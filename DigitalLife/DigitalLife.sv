==> flow/design.v <==
module DigitalLife (
	input wire clk,
	input wire rst,
	output reg[6:0] digital,
	output reg[3:0] odd,
	output reg[3:0] even
);
	reg[31:0] counter;
	reg[3:0] count;
	Encoder encoder(.number(count), .digital(digital));
	always_ff @ (posedge clk) begin
		if (rst == 1'b1) begin
			count <= 1'b0;
			odd <= 1'b1;
			even <= 1'b0;
			counter <= 31'b0;
		end else begin
		  if (counter <= 31'd1048576) begin
				counter <= counter + 31'b1;
			end else begin
				counter <= 31'd0;
				if (count <= 4'd8) begin
					count <= count + 4'd1;
				end else begin
					count <= 4'd0;
				end
				if (odd <= 4'd7) begin
					odd <= odd + 4'd2;
				end else begin
					odd <= 4'd1;
				end
				if (even <= 4'd6) begin
					even <= even + 4'd2;
				end else begin
					even <= 4'd0;
				end
			end
		end
	end
endmodule  
module Encoder (
	input wire[3:0] number,
	output reg[6:0] digital
);
	always_comb begin
        if (number == 4'd0) begin
            digital = 7'b0111111;
        end else if (number == 4'd1) begin
            digital = 7'b0000110;
        end else if (number == 4'd2) begin
            digital = 7'b1011011;
        end else if (number == 4'd3) begin
            digital = 7'b1001111;
        end else if (number == 4'd4) begin
            digital = 7'b1100110;
        end else if (number == 4'd5) begin
            digital = 7'b1101101;
        end else if (number == 4'd6) begin
            digital = 7'b1111101;
        end else if (number == 4'd7) begin
            digital = 7'b0000111;
        end else if (number == 4'd8) begin
            digital = 7'b1111111;
        end else if (number == 4'd9) begin
            digital = 7'b1101111;
        end else begin
            digital = 7'b0000000;
        end
	end
endmodule  
[From RTL to reports: DigitalLife]
The steps from the RTL of DigitalLife to its reports follow in flow order.
Line numbers count from 1 in the design file above.
Operators: Yosys type, input widths -> output width; for muxes data width and select width s.
The mark -- stands for no value.
Design
  design top: DigitalLife
  clock: clk
  standard-cell library: sky130hd
  timing corner: tt_025C_1v80

[After elaboration]
Counts by Yosys on the flattened word-level netlist (proc, flatten, opt, wreduce; memories kept). Register bits leave out memories and registers merged into their read ports (data or address); mux counts leave out enables and synchronous resets folded into registers. Print and check cells are left out. Cells with the same type and inputs are merged into one.
Cells by class
  equality and inequality tests: 9
  bitwise gates (word level): 1
  add/subtract/negate cells: 4
  $lt $le $gt $ge: 4
  reduce/logical cells: 2
  multiplexer cells: 13
Operator list (count)
  $mux 7: 10
  $add 32x1->32 const B: 1
  $le 32x21->1 const B: 1
  $eq 4x3->1 const B: 4
  $mux 4: 3
  $add 4x2->4 const B: 2
  $eq 4x2->1 const B: 2
  $le 4x3->1 const B: 2
  $eq 4x4->1 const B: 2
  $add 4x1->4 const B: 1
  $eq 4x1->1 const B: 1
  $le 4x4->1 const B: 1
  $logic_not 4->1: 1
  $reduce_or 2->1: 1
  $not 1->1: 1
Word-level totals
  input bits: 2
  register bits: 44
  elaborated cells: 37

[Depth]
Yosys ltp: most cells in a row. Word level: on the elaborated netlist, between registers, memories and ports. Mapped: between sequential cells and ports; inverters and the memories' decode and read muxes count.
Logic depth
  word-level depth: 11
  ABC_AREA: 0
  mapped depth: 7
  depth with buffers taken out: 6

[Netlist]
The flow's flattened synthesis, as Yosys stat reports it; memories are mapped. The netlist is that of the ABC_AREA named above (0 if unset); the other value can give another one.
Cell types
  sky130_fd_sc_hd__dfxtp_1: count 43, area in all 860.826 µm²
  sky130_fd_sc_hd__xor2_1: count 12, area in all 105.101 µm²
  sky130_fd_sc_hd__ha_1: count 8, area in all 100.096 µm²
  sky130_fd_sc_hd__mux2i_1: count 9, area in all 90.086 µm²
  sky130_fd_sc_hd__nor3_1: count 18, area in all 90.086 µm²
  sky130_fd_sc_hd__nand4_1: count 11, area in all 68.816 µm²
  sky130_fd_sc_hd__a211oi_1: count 7, area in all 52.55 µm²
  sky130_fd_sc_hd__nand2_1: count 14, area in all 52.55 µm²
  sky130_fd_sc_hd__clkbuf_1: count 13, area in all 48.797 µm²
  sky130_fd_sc_hd__nor2_1: count 12, area in all 45.043 µm²
  sky130_fd_sc_hd__or4_1: count 6, area in all 45.043 µm²
  sky130_fd_sc_hd__inv_1: count 11, area in all 41.29 µm²
  sky130_fd_sc_hd__nand3_1: count 8, area in all 40.038 µm²
  sky130_fd_sc_hd__nor4_1: count 6, area in all 37.536 µm²
  sky130_fd_sc_hd__o31ai_1: count 5, area in all 37.536 µm²
  sky130_fd_sc_hd__and4_1: count 4, area in all 35.034 µm²
  sky130_fd_sc_hd__a21oi_1: count 6, area in all 30.029 µm²
  sky130_fd_sc_hd__o211a_1: count 2, area in all 20.019 µm²
Other cell types: 27; their cells: 39.
Mapped netlist
  mapped area: 2087.0 µm²
  standard cells after synthesis: 234
  mapped flip-flops: 43
The figures by module come from a second, unflattened synthesis with its own total; it is not the netlist above.
Second synthesis, totals
  cell total of the unflattened synthesis: 215
  area (unflattened synthesis): 2065.7 µm²
Each row is one instance without its submodules.
By module
  DigitalLife: area 1863.0 µm², cells 191, times used 1
  Encoder: area 202.7 µm², cells 24, times used 1

[Worst setup path after synthesis]
Path of least setup slack by OpenSTA after synthesis, without wires, with an ideal clock, recovery checks aside; 20% of the period is set as input and as output delay. Where synthesis merged equal registers, the netlist keeps one of their names.
Path after synthesis
  kind: reg2out
  start point: reg count[0]
  end point: out digital[3]
  external output delay: 0.634 ns
  path delay: 1.403 ns
  arrival time: 1.403 ns
  setup slack: 1.133 ns
  stages on the path: 7
  clock period: 3.17 ns
  launch time at the first pin: 0.000 ns
  synthesis period reached: 2.037 ns
"path delay" = arrival - input delay + setup time.
At an output port there is no setup time.
"stages on the path" counts driving pins, that of a launching flip-flop among them; a cell with two outputs on the path counts twice.
"synthesis period reached" is the clock period less the worst setup slack; recovery checks do not enter. This is arithmetic on one report: input and output delays are still those of the set period (20% each).
The rows between start and end are the longest chain of elaborated cells between them; the timing report does not say that the signal goes this way. Where chains are equally long, one stands for them.
A line is the first line of the expression or statement that the cell stems from. Yosys adds cells for indexed reads and writes and turns some case tables into memories.
A register here has more assigning lines than the two given.
Between the ends, after synthesis
  cells stage by stage: sky130_fd_sc_hd__dfxtp_1 sky130_fd_sc_hd__inv_1 sky130_fd_sc_hd__ha_1 sky130_fd_sc_hd__clkbuf_1 sky130_fd_sc_hd__nor2_1 sky130_fd_sc_hd__or3_1 sky130_fd_sc_hd__a21oi_1
  length of the longest elaborated chain: 11
  elaborated cells on any way between the ends: 20
  source lines of those cells: 10
  classes of those cells: 9 x eq/ne; 10 x mux; 1 x reduce/logical
RTL lines, path after synthesis
  from (decl): RTL line 9  | reg[3:0] count;
  from (assign): RTL line 13  | count <= 1'b0;
  from (assign): RTL line 23  | count <= count + 4'd1;
  $eq 4x4->1: RTL line 64  | end else if (number == 4'd9) begin
  $mux 7: RTL line 64
  $mux 7: RTL line 62  | end else if (number == 4'd8) begin
  $mux 7: RTL line 60  | end else if (number == 4'd7) begin
  $mux 7: RTL line 58  | end else if (number == 4'd6) begin
  $mux 7: RTL line 56  | end else if (number == 4'd5) begin
  $mux 7: RTL line 54  | end else if (number == 4'd4) begin
  $mux 7: RTL line 52  | end else if (number == 4'd3) begin
  $mux 7: RTL line 50  | end else if (number == 4'd2) begin
  $mux 7: RTL line 48  | end else if (number == 4'd1) begin
  $mux 7: RTL line 46  | if (number == 4'd0) begin
  to (decl): RTL line 4  | output reg[6:0] digital,

[Timing after layout]
Path of least setup slack in the final report of run 1 (OpenROAD, finished layout, wires in). Where an end is a register, its clock arrival counts in the times.
Path after layout
  kind: reg2out
  start point: reg count[1]
  end point: out digital[0]
  external output delay: 0.37 ns
  stages on the path: 8
  clock period: 1.85 ns
  setup slack: -0.14 ns
  arrival time: 1.62 ns
  launch time at the first pin: 0.29 ns
The rows between start and end are the longest chain of elaborated cells between them; the timing report does not say that the signal goes this way. Where chains are equally long, one stands for them.
A register here has more assigning lines than the two given.
Between the ends, after layout
  cells stage by stage: sky130_fd_sc_hd__dfxtp_4 sky130_fd_sc_hd__buf_6 sky130_fd_sc_hd__ha_4 sky130_fd_sc_hd__nor3_1 sky130_fd_sc_hd__nor3_1 sky130_fd_sc_hd__nor2_1 sky130_fd_sc_hd__o22ai_1 sky130_fd_sc_hd__buf_2
  length of the longest elaborated chain: 11
  elaborated cells on any way between the ends: 20
  source lines of those cells: 10
  classes of those cells: 9 x eq/ne; 10 x mux; 1 x reduce/logical
RTL lines, path after layout
  from (decl): RTL line 9  | reg[3:0] count;
  from (assign): RTL line 13  | count <= 1'b0;
  from (assign): RTL line 23  | count <= count + 4'd1;
  $eq 4x4->1: RTL line 64  | end else if (number == 4'd9) begin
  $mux 7: RTL line 64
  $mux 7: RTL line 62  | end else if (number == 4'd8) begin
  $mux 7: RTL line 60  | end else if (number == 4'd7) begin
  $mux 7: RTL line 58  | end else if (number == 4'd6) begin
  $mux 7: RTL line 56  | end else if (number == 4'd5) begin
  $mux 7: RTL line 54  | end else if (number == 4'd4) begin
  $mux 7: RTL line 52  | end else if (number == 4'd3) begin
  $mux 7: RTL line 50  | end else if (number == 4'd2) begin
  $mux 7: RTL line 48  | end else if (number == 4'd1) begin
  $mux 7: RTL line 46  | if (number == 4'd0) begin
  to (decl): RTL line 4  | output reg[6:0] digital,

Wiki page: DigitalLife / flow data

Flow measurements of DigitalLife on sky130hd: 2 stored runs with different settings, listed in no order. Input and output delays are each 20% of the period that was set; the output load is 0.01 pF.
"achieved clock period" is the run's clock period less its worst setup slack. It is reckoned from that one timing run; input and output delays stay at 20% of the period that was set.
"worst setup path time" = time allowed to the worst setup path (clock period - input delay - output delay, where it has them) - its slack; a late launch clock adds to it, a late capture clock takes from it.
"power": no workload was simulated; the value follows from the tool's default switching activity.
[run 1] settings: period_ns=1.85, CAP_MARGIN=20, CORE_MARGIN=2, CORE_UTILIZATION=40, SLEW_MARGIN=20
[run 1] result: chip area after synthesis (Yosys) 2087.0 µm², die area 5811.0 µm², standard-cell area of the final layout 2791.4 µm², worst setup slack after layout -0.139 ns, total negative slack -0.432 ns, power 1.957 mW, achieved clock period 1.989 ns, worst setup path time 1.62 ns, worst setup path kind reg2out
[run 2] settings: period_ns=3.41, CORE_UTILIZATION=17, SETUP_SLACK_MARGIN=0.42, PLACE_DENSITY_LB_ADDON=0.21, CELL_PAD_IN_SITES_GLOBAL_PLACEMENT=3, GPL_TIMING_DRIVEN=1, CTS_CLUSTER_SIZE=32, CAP_MARGIN=35, CORE_MARGIN=2, SLEW_MARGIN=20
[run 2] result: chip area after synthesis (Yosys) 2087.0 µm², die area 13179.0 µm², standard-cell area of the final layout 2566.2 µm², worst setup slack after layout 0.602 ns, total negative slack 0.000 ns, power 1.156 mW, achieved clock period 2.808 ns, worst setup path time 2.13 ns, worst setup path kind reg2out
