==> flow/design.v <==
module ClockDivicer (
	input wire clk_1M,
	output reg clk_1
);
	logic [31:0] counter;
	always_ff @ (posedge clk_1M) begin
		if (counter == 32'd500000) begin
			counter <= 0;
			clk_1 <= ~clk_1;
		end else begin
			counter <= counter + 1;
		end
	end
endmodule
module Counter (
	input wire clk,
	input wire rst,
	input wire sel,
	output reg[6:0] digital_10,
	output reg[6:0] digital_1
);
	logic clk_1;
	logic [3:0] number_10;
	logic [3:0] number_1;
	logic clk_in;
	ClockDivicer clock_divicer_inst (
		.clk_1M(clk),
		.clk_1(clk_1)
	);
	assign clk_in = sel ? clk_1 : clk;
	always_ff @ (posedge clk_in) begin
		if (rst) begin
			number_1 <= 0;
			number_10 <= 0;
		end else begin
			if (number_1 == 9 && number_10 == 5) begin
				number_1 <= 0;
				number_10 <= 0;
			end else if (number_1 == 9) begin
				number_1 <= 0;
				number_10 <= number_10 + 1;
			end else begin
				number_1 <= number_1 + 1;
			end
		end 
	end
	Decoder decoder_inst_1(
		.number(number_1),
		.digital(digital_1)
	);
	Decoder decoder_inst_10(
		.number(number_10),
		.digital(digital_10)
	);
endmodule
module Decoder (
	input wire[3:0] number,
	output reg[6:0] digital
);
	always_comb begin
        if (number == 4'd0) begin
            digital = 7'b0111111;
        end else if (number == 4'd1) begin
            digital = 7'b0000110;
        end else if (number == 4'd2) begin
            digital = 7'b1011011;
        end else if (number == 4'd3) begin
            digital = 7'b1001111;
        end else if (number == 4'd4) begin
            digital = 7'b1100110;
        end else if (number == 4'd5) begin
            digital = 7'b1101101;
        end else if (number == 4'd6) begin
            digital = 7'b1111101;
        end else if (number == 4'd7) begin
            digital = 7'b0000111;
        end else if (number == 4'd8) begin
            digital = 7'b1111111;
        end else if (number == 4'd9) begin
            digital = 7'b1101111;
        end else begin
            digital = 7'b0000000;
        end
	end
endmodule  
## Step by step through the tools: Counter

The steps from the RTL of Counter to its reports follow in flow order.
Line numbers count from 1 in the design file above.
Operators: Yosys type, input widths -> output width; for muxes data width and select width s.
Cell names lack the library's common part.
Not given: n/a

| design | value |
|---|---|
| design top | Counter |
| clock input | clk |
| library | sky130hd |
| library corner | tt_025C_1v80 |

## Elaborated design

Counts by Yosys on the flattened word-level netlist (proc, flatten, opt, wreduce; memories kept). Register bits leave out memories and registers merged into their read ports (data or address); mux counts leave out enables and synchronous resets folded into registers. Print and check cells are left out. Cells with the same type and inputs are merged into one.

| bit counts | value |
|---|---|
| flip-flop bits (word level) | 41 |
| bits in latches | 0 |
| memory bits (writable) | 0 |
| ROM bits | 0 |
| word width x clocked read ports | 0 |
| memories kept | 0 |
| input bits | 3 |
| output and inout bits | 14 |
| cells after elaboration | 53 |

| cells by class | value |
|---|---|
| add/subtract/negate cells | 3 |
| $mul | 0 |
| divide/modulo/power cells | 0 |
| order comparisons | 0 |
| equal/unequal tests | 19 |
| shifts and indexed selects | 0 |
| multiplexer cells | 21 |
| bitwise logic cells | 1 |
| reductions and logical operators | 5 |

Operators by type and width:

| cell | number |
|---|---|
| $mux 7 | 20 |
| $add 32x1->32 const B | 1 |
| $eq 32x19->1 const B | 1 |
| $eq 4x3->1 const B | 8 |
| $eq 4x2->1 const B | 4 |
| $eq 4x4->1 const B | 4 |
| $add 4x1->4 const B | 2 |
| $eq 4x1->1 const B | 2 |
| $logic_not 4->1 | 2 |
| $reduce_or 3->1 | 1 |
| $reduce_or 2->1 | 1 |
| $logic_and 1x1->1 | 1 |
| $not 1->1 | 1 |
| $mux 1 | 1 |

## Depth

Yosys ltp: most cells in a row. Word level: on the elaborated netlist, between registers, memories and ports. Mapped: between sequential cells and ports; inverters and the memories' decode and read muxes count.

| logic depth | value |
|---|---|
| word-level depth | 11 |
| ABC_AREA | 0 |
| depth in mapped cells | 7 |
| gate-level depth less buffers | 6 |

## Mapped cells and area

Source: synth_stat.txt of the flow (Yosys; design flattened, memories mapped). It holds for the ABC_AREA given above (unset counts as 0); a run with the other value may have another netlist.
Totals and module areas in this step are rounded.

| mapped netlist | value |
|---|---|
| cell count | 270 |
| synthesis area | 2300 um^2 |
| sequential area | 830 um^2 |
| flip-flop cells | 41 |
| buffer cells | 13 |

Cell types:

| cell | number | area in all (um^2) |
|---|---|---|
| dfxtp_1 | 40 | 800.768 |
| xnor2_1 | 15 | 131.376 |
| ha_1 | 10 | 125.12 |
| xor2_1 | 13 | 113.859 |
| nor2_1 | 29 | 108.854 |
| a21oi_1 | 19 | 95.091 |
| inv_1 | 18 | 67.565 |
| nand3_1 | 11 | 55.053 |
| nand2_1 | 14 | 52.55 |
| mux2i_1 | 5 | 50.048 |
| nand4_1 | 8 | 50.048 |
| nor3_1 | 9 | 45.043 |
| o21ai_0 | 9 | 45.043 |
| and3_1 | 7 | 43.792 |
| nor4_1 | 7 | 43.792 |
| clkbuf_1 | 11 | 41.29 |
| mux2_2 | 3 | 33.782 |
| edfxtp_1 | 1 | 30.029 |

Other cell types: 25; their cells: 41.
By module: a second synthesis without flattening, with its own total; a netlist apart from the flattened one above.

| unflattened totals | value |
|---|---|
| cells (unflattened synthesis) | 238 |
| area (unflattened synthesis) | 2300 um^2 |

Each row is one instance without its submodules.

Modules:

| module | times used | cells | area (um^2) | sequential area (um^2) |
|---|---|---|---|---|
| ClockDivicer | 1 | 149 | 1500 | 670 |
| Counter | 1 | 41 | 430 | 160 |
| Decoder | 2 | 24 | 200 | 0.0 |

Subject: flow runs of Counter

Hi,

Counter through Yosys and OpenROAD on sky130hd: 2 stored runs, unordered, with their settings and measured results. The constraints put input and output delay at 20% of the set period each and load the outputs with 0.01 pF.
"clock period achieved" means the clock period less the worst setup slack. The figure is calculated, with input and output delays left at 20% of the set period.
By "critical path time" is meant the share of the clock period that the worst setup path is allowed (20% is reserved at inputs, 20% at outputs), minus its slack. Clock arrival times at its registers enter into it.
By "total power of the final layout" is meant OpenSTA's value without simulated activity: inputs other than the clock are taken to toggle once in ten clock periods, and the tool carries that through the logic.
The results are shown rounded.
Settings: . = not set for that run.
Among the results, . means that no value is shown for the run.

| stored run | period_ns | CORE_UTILIZATION | CAP_MARGIN | CORE_MARGIN | SLEW_MARGIN | PLACE_DENSITY | CELL_PAD_IN_SITES_GLOBAL_PLACEMENT | ABC_AREA | GPL_TIMING_DRIVEN | worst-case hold slack (ns) | die size (um^2) | total power of the final layout (µW) | utilization (%) | setup slack of the worst path (ns) | clock period achieved (ns) | standard-cell area after layout (um^2) | cell area after synthesis (um^2) | critical path time (ns) | critical path kind | post-route setup TNS (ns) |
|---|---|---|---|---|---|---|---|---|---|---|---|---|---|---|---|---|---|---|---|---|
| flow run A | 2.13 | 19 | 20 | 2 | 20 | . | . | . | . | 0.46 | 13000 | 2300 | 29 | -0.20 | 2.334 | 3400 | 2300 | 1.91 | reg-to-output | -1.7 |
| flow run B | 1.22 | 62 | 20 | 3 | 20 | 0.72 | 2 | 1 | 1 | . | . | . | . | . | . | . | . | . | . | . |

Flow run B: did not finish, placement stopped with GPL-0301

Regards
